==> flow/design.v <==
module BE_Clock
	(
		input			wire			iCLK,				 
		input			wire			CLK_SELECT,		 
		input			wire	  		CLK_STEP,		 
		input			wire    		HLT,				 
		input 		wire			CLR,				 
		input			wire	[2:0]	DIV_CLK,			 
		output		wire		CLK,					 
		output		wire		NOT_CLK,				 
		output		reg		DISPLAY_CLK			 
	);
	reg	[25:0] 		counter	= 0;							 
	reg	[25:0]	 	DIVISOR 	= 25000000;					 
	reg	[29:0]		display_Counter	=	0;				 
	reg	[29:0]		display_Divisor	=	125000000;	 
	reg			cont_CLK	=	1'b1;								 
	reg			step_CLK	=	1'b1;								 
	always @(DIV_CLK)
		begin
			case(DIV_CLK)
				3'b000	:	DIVISOR = 25000000;
				3'b001	:	DIVISOR = 12500000;
				3'b010	:	DIVISOR =  6250000;
				3'b011	:	DIVISOR =  3125000;
				3'b100	:	DIVISOR =  1562500;
				3'b101	:	DIVISOR =   781250;
				3'b110	:	DIVISOR =	390625;
				3'b111	:	DIVISOR = 	0;
				default	:	DIVISOR = 25000000;
			endcase
		end
	always @(posedge iCLK)
		begin
			if (~HLT || CLR)
				begin
					counter	<= counter + 1'b1;
					display_Counter <= display_Counter + 1;
					if(counter >= DIVISOR)
						begin
							cont_CLK 	<= (cont_CLK == 1'b0) ? 1'b1 : 1'b0;					
							counter 		<= 0;
						end
					if(display_Counter >= display_Divisor)
						begin
							DISPLAY_CLK 		<= (DISPLAY_CLK == 1'b0) ? 1'b1 : 1'b0;					
							display_Counter 	<= 0;
						end
					if (CLK_STEP == 1'b1)
						step_CLK <= 1'b0;
					else
						step_CLK <= 1'b1;
				end
		end
		assign 	CLK = (~CLK_SELECT & cont_CLK) | (CLK_SELECT & step_CLK);
		assign	NOT_CLK = ~(~CLK_SELECT & cont_CLK) | (CLK_SELECT & step_CLK);	
endmodule
Reports on BE_Clock:

Tool output for the design above, in the order of the flow.
Line numbers count from 1 in the design file above.
Operators carry their Yosys type and port widths (W data, S select, Z words).
Cell names lack the library's common part.
A cell with -- has no value.

* design top: BE_Clock
* clock port: iCLK
* cell library: sky130hd
* corner: tt_025C_1v80

After elaboration:

Counts by Yosys on the flattened word-level netlist (proc, flatten, opt, wreduce; memories kept). Register bits leave out memories and registers merged into their read ports (data or address); mux counts leave out enables and synchronous resets folded into registers. Print and check cells are left out. Cells with the same type and inputs are merged into one.
Yosys's memory passes give these memory sizes; they may raise the number of words (mostly to a power of two), join words into wider ones and drop unused or constant bits.

* bits in registers: 59
* memory bits (read-only): 200
* memories: 1
* input bits: 8
* output and inout bits: 3
* elaborated cells: 23

* $add $sub $neg: 2
* magnitude comparators: 2
* mux-type cells: 3
* bitwise logic cells: 7
* reductions and logical operators: 3

Memories
* (no name shown): depth 8, bits a word 25, read ports 1, write ports 0, line 21 `case(DIV_CLK)`

Operators by type and width (number)
* $add A30 B1 Y30 const B: 1
* $ge A30 B27 Y1 const B: 1
* $add A26 B1 Y26 const B: 1
* $ge A26 B26 Y1: 1
* $reduce_and A2 Y1: 2
* $not A1 Y1: 3
* $mux W1: 3
* $and A1 B1 Y1: 2
* $or A1 B1 Y1: 2
* $logic_or A1 B1 Y1: 1

Depth:

Depth = most cells in a row (Yosys ltp): at word level without a register or memory, in the mapped netlist without a sequential cell, where the memories' decode and read muxes count.

* depth in word-level cells: 4
* ABC_AREA: 0
* depth in mapped cells: 12
* mapped depth without buffers: 10

Netlist:

The flow's flattened synthesis, as Yosys stat reports it; memories are mapped. The netlist is that of the ABC_AREA named above (0 if unset); the other value can give another one.

Cells by type
* edfxtp_1: number 59, total area 1.77E+03 µm²
* ha_1: number 35, total area 437.92 µm²
* xnor2_1: number 33, total area 289.027 µm²
* and3_1: number 25, total area 156.4 µm²
* xor2_1: number 15, total area 131.376 µm²
* nand3_1: number 25, total area 125.12 µm²
* nor3_1: number 24, total area 120.115 µm²
* nor3_2: number 12, total area 120.115 µm²
* nand2_1: number 30, total area 112.608 µm²
* a21oi_1: number 15, total area 75.072 µm²
* inv_1: number 17, total area 63.811 µm²
* nor2_1: number 17, total area 63.811 µm²
* nand4_1: number 9, total area 56.304 µm²
* a211oi_1: number 7, total area 52.55 µm²
* and4_1: number 6, total area 52.55 µm²
* nand4_4: number 2, total area 42.541 µm²
* nor4_4: number 2, total area 42.541 µm²
* nor4_2: number 3, total area 37.536 µm²

Not listed: further types 29, cells in them 58.

* cell count: 394
* synthesis area: 4206.5 µm²
* sequential area: 1771.7 µm²
* flip-flop cells: 59
* buffer cells: 13

Path before layout:

Source: OpenSTA report_checks on the synthesized netlist (no wires, ideal clock, input and output delay 20% of the period each), path of least setup slack; recovery checks are left aside. Register names are those of the netlist, which keeps one name where synthesis merged equal registers.

* path kind: in2reg
* start point: input port DIV_CLK[2]
* end point: register cont_CLK
* clock period: 3940 ps
* input delay: 788 ps
* library setup time: 306 ps
* time at the first pin: 788 ps
* arrival time: 2822 ps
* data required time: 3634 ps
* path slack: 812 ps
* delay of the path: 2340 ps
* stages: 12
* path buffers: 4
* period reached after synthesis: 3128 ps

"delay of the path" = arrival - input delay + setup time.
"stages": output pins that drive a net of the path, with the launching flip-flop's if there is one; two outputs of one cell count as two.
"period reached after synthesis" is the clock period less the worst setup slack; recovery checks do not enter. This is arithmetic on one report: input and output delays are still those of the set period (20% each).
Between the ends stands the longest chain of elaborated cells between them, by number of cells; it is not shown to be the way that was timed. Of several equally long chains one is given.
Each line given opens the expression or statement behind the cell; cells for indexed reads and writes are added by Yosys, which also makes memories of some case tables.
A memory read counts as a cell of the chain, while the word-level depth stops at memories.

* path through: clkbuf_1 > inv_1 > clkbuf_1 > a21boi_0 > ha_1 > nand4_1 > and4bb_1 > buf_4 > nand2_1 > and4_1 > buf_2 > a21boi_1
* cells in the longest elaborated chain: 3
* elaborated cells between the ends (all ways): 3
* source lines of those cells: 2
* classes of those cells: 1 x compare; 1 x reduce/logical; 1 x memory

Ends and longest elaborated chain, after synthesis
* start: declaration: line 8 `input wire [2:0] DIV_CLK,`
* $mem_v2 Z8 W25: line 21 `case(DIV_CLK)`
* $ge A26 B26 Y1: line 39 `if(counter >= DIVISOR)`
* $reduce_and A2 Y1
* end: assignment: line 41 `cont_CLK <= (cont_CLK == 1'b0) ? 1'b1 : 1'b0;`
* end: declaration: line 17 `reg cont_CLK = 1'b1;`

Path in the finished layout:

Path of least setup slack in the final report of flow run A (OpenROAD, finished layout, wires in). Where an end is a register, its clock arrival counts in the times.
The path's times are printed in steps of 10 ps; the period is the one set.

* path kind: in2reg
* start point: input port DIV_CLK[1]
* end point: register counter[17]
* clock period: 2840 ps
* input delay: 570 ps
* library setup time: 130 ps
* time at the first pin: 570 ps
* arrival time: 2750 ps
* data required time: 3040 ps
* path slack: 290 ps
* stages: 12
* path buffers: 4

Between the ends stands the longest chain of elaborated cells between them, by number of cells; it is not shown to be the way that was timed. Of several equally long chains one is given.
A memory read counts as a cell of the chain, while the word-level depth stops at memories.

* path through: buf_6 > buf_6 > ha_4 > or3_4 > o21ai_2 > ha_1 > and4_1 > and4bb_1 > buf_6 > a31oi_4 > buf_6 > and3_1
* cells in the longest elaborated chain: 2
* elaborated cells between the ends (all ways): 2
* source lines of those cells: 2
* classes of those cells: 1 x compare; 1 x memory

Ends and longest elaborated chain, post-layout
* start: declaration: line 8 `input wire [2:0] DIV_CLK,`
* $mem_v2 Z8 W25: line 21 `case(DIV_CLK)`
* $ge A26 B26 Y1: line 39 `if(counter >= DIVISOR)`
* end: assignment: line 37 `counter <= counter + 1'b1;`
* end: assignment: line 42 `counter <= 0;`
* end: declaration: line 13 `reg [25:0] counter = 0;`

Wiki page: BE_Clock / flow data

Measured results for BE_Clock: 2 stored runs of the Yosys and OpenROAD flow on sky130hd. The settings differ; the order carries no meaning. The constraints put input and output delay at 20% of the set period each and load the outputs with 0.01 pF.
"power consumption" is the tool's figure for a default switching activity; nothing was simulated.

### Flow run A

==> flow/run.sh <==
#!/bin/bash
# the make line also repeats the synthesis and layout settings of config.mk as NAME=value (left out here)
make -C /OpenROAD-flow-scripts/flow DESIGN_CONFIG=/design/flow/config.mk WORK_HOME=/design/flow/orfs CLKGATE_MAP_FILE= finish
==> flow/config.mk <==
export PLATFORM = sky130hd
export DESIGN_NAME = BE_Clock
export DESIGN_NICKNAME = BE_Clock
export VERILOG_FILES = /design/flow/design.v
export SDC_FILE = /design/flow/constraint.sdc
export NUM_CORES = 4
export LEC_CHECK = 0
export ABC_AREA = 0
export CAP_MARGIN = 20
export CORE_MARGIN = 3
export CORE_UTILIZATION = 20
export CTS_CLUSTER_DIAMETER = 227
export CTS_CLUSTER_SIZE = 55
export GPL_TIMING_DRIVEN = 1
export MAX_ROUTING_LAYER = met4
export MIN_ROUTING_LAYER = met2
export PLACE_DENSITY = 0.86
export SETUP_SLACK_MARGIN = 0.79
export SLEW_MARGIN = 20
export TNS_END_PERCENT = 100
==> flow/constraint.sdc <==
create_clock -name core_clock -period 2.84 [get_ports {iCLK}]
set_input_delay 0.5680 -clock core_clock [delete_from_list [all_inputs] [get_ports {iCLK}]]
set_output_delay 0.5680 -clock core_clock [all_outputs]
set_load 0.01 [all_outputs]

Results of flow run A:
- Overall die area: 22808.6 µm²
- Setup total negative slack: 0 ps
- Lowest setup slack: 286 ps
- Power consumption: 2906 uW
- Standard-cell area after layout: 5368.9 µm²
- Chip area in the Yosys report: 4206.5 µm²

### Flow run B

==> flow/run.sh <==
#!/bin/bash
# the make line also repeats the synthesis and layout settings of config.mk as NAME=value (left out here)
make -C /OpenROAD-flow-scripts/flow DESIGN_CONFIG=/design/flow/config.mk WORK_HOME=/design/flow/orfs CLKGATE_MAP_FILE= finish
==> flow/config.mk <==
export PLATFORM = sky130hd
export DESIGN_NAME = BE_Clock
export DESIGN_NICKNAME = BE_Clock
export VERILOG_FILES = /design/flow/design.v
export SDC_FILE = /design/flow/constraint.sdc
export NUM_CORES = 4
export LEC_CHECK = 0
export ABC_AREA = 1
export CAP_MARGIN = 20
export CELL_PAD_IN_SITES_DETAIL_PLACEMENT = 2
export CELL_PAD_IN_SITES_GLOBAL_PLACEMENT = 1
export CORE_ASPECT_RATIO = 1.42
export CORE_MARGIN = 2
export CORE_UTILIZATION = 34
export CTS_CLUSTER_DIAMETER = 261
export CTS_CLUSTER_SIZE = 87
export MIN_ROUTING_LAYER = met2
export PLACE_DENSITY = 0.76
export SLEW_MARGIN = 20
export TNS_END_PERCENT = 5
==> flow/constraint.sdc <==
create_clock -name core_clock -period 3.75 [get_ports {iCLK}]
set_input_delay 0.7500 -clock core_clock [delete_from_list [all_inputs] [get_ports {iCLK}]]
set_output_delay 0.7500 -clock core_clock [all_outputs]
set_load 0.01 [all_outputs]

Results of flow run B:
- Standard-cell area after layout: 5143.7 µm²
- Power consumption: 2284 uW
- Overall die area: 14305.7 µm²
- Lowest setup slack: 324 ps
- Setup total negative slack: 0 ps
- Chip area in the Yosys report: 4539.4 µm²
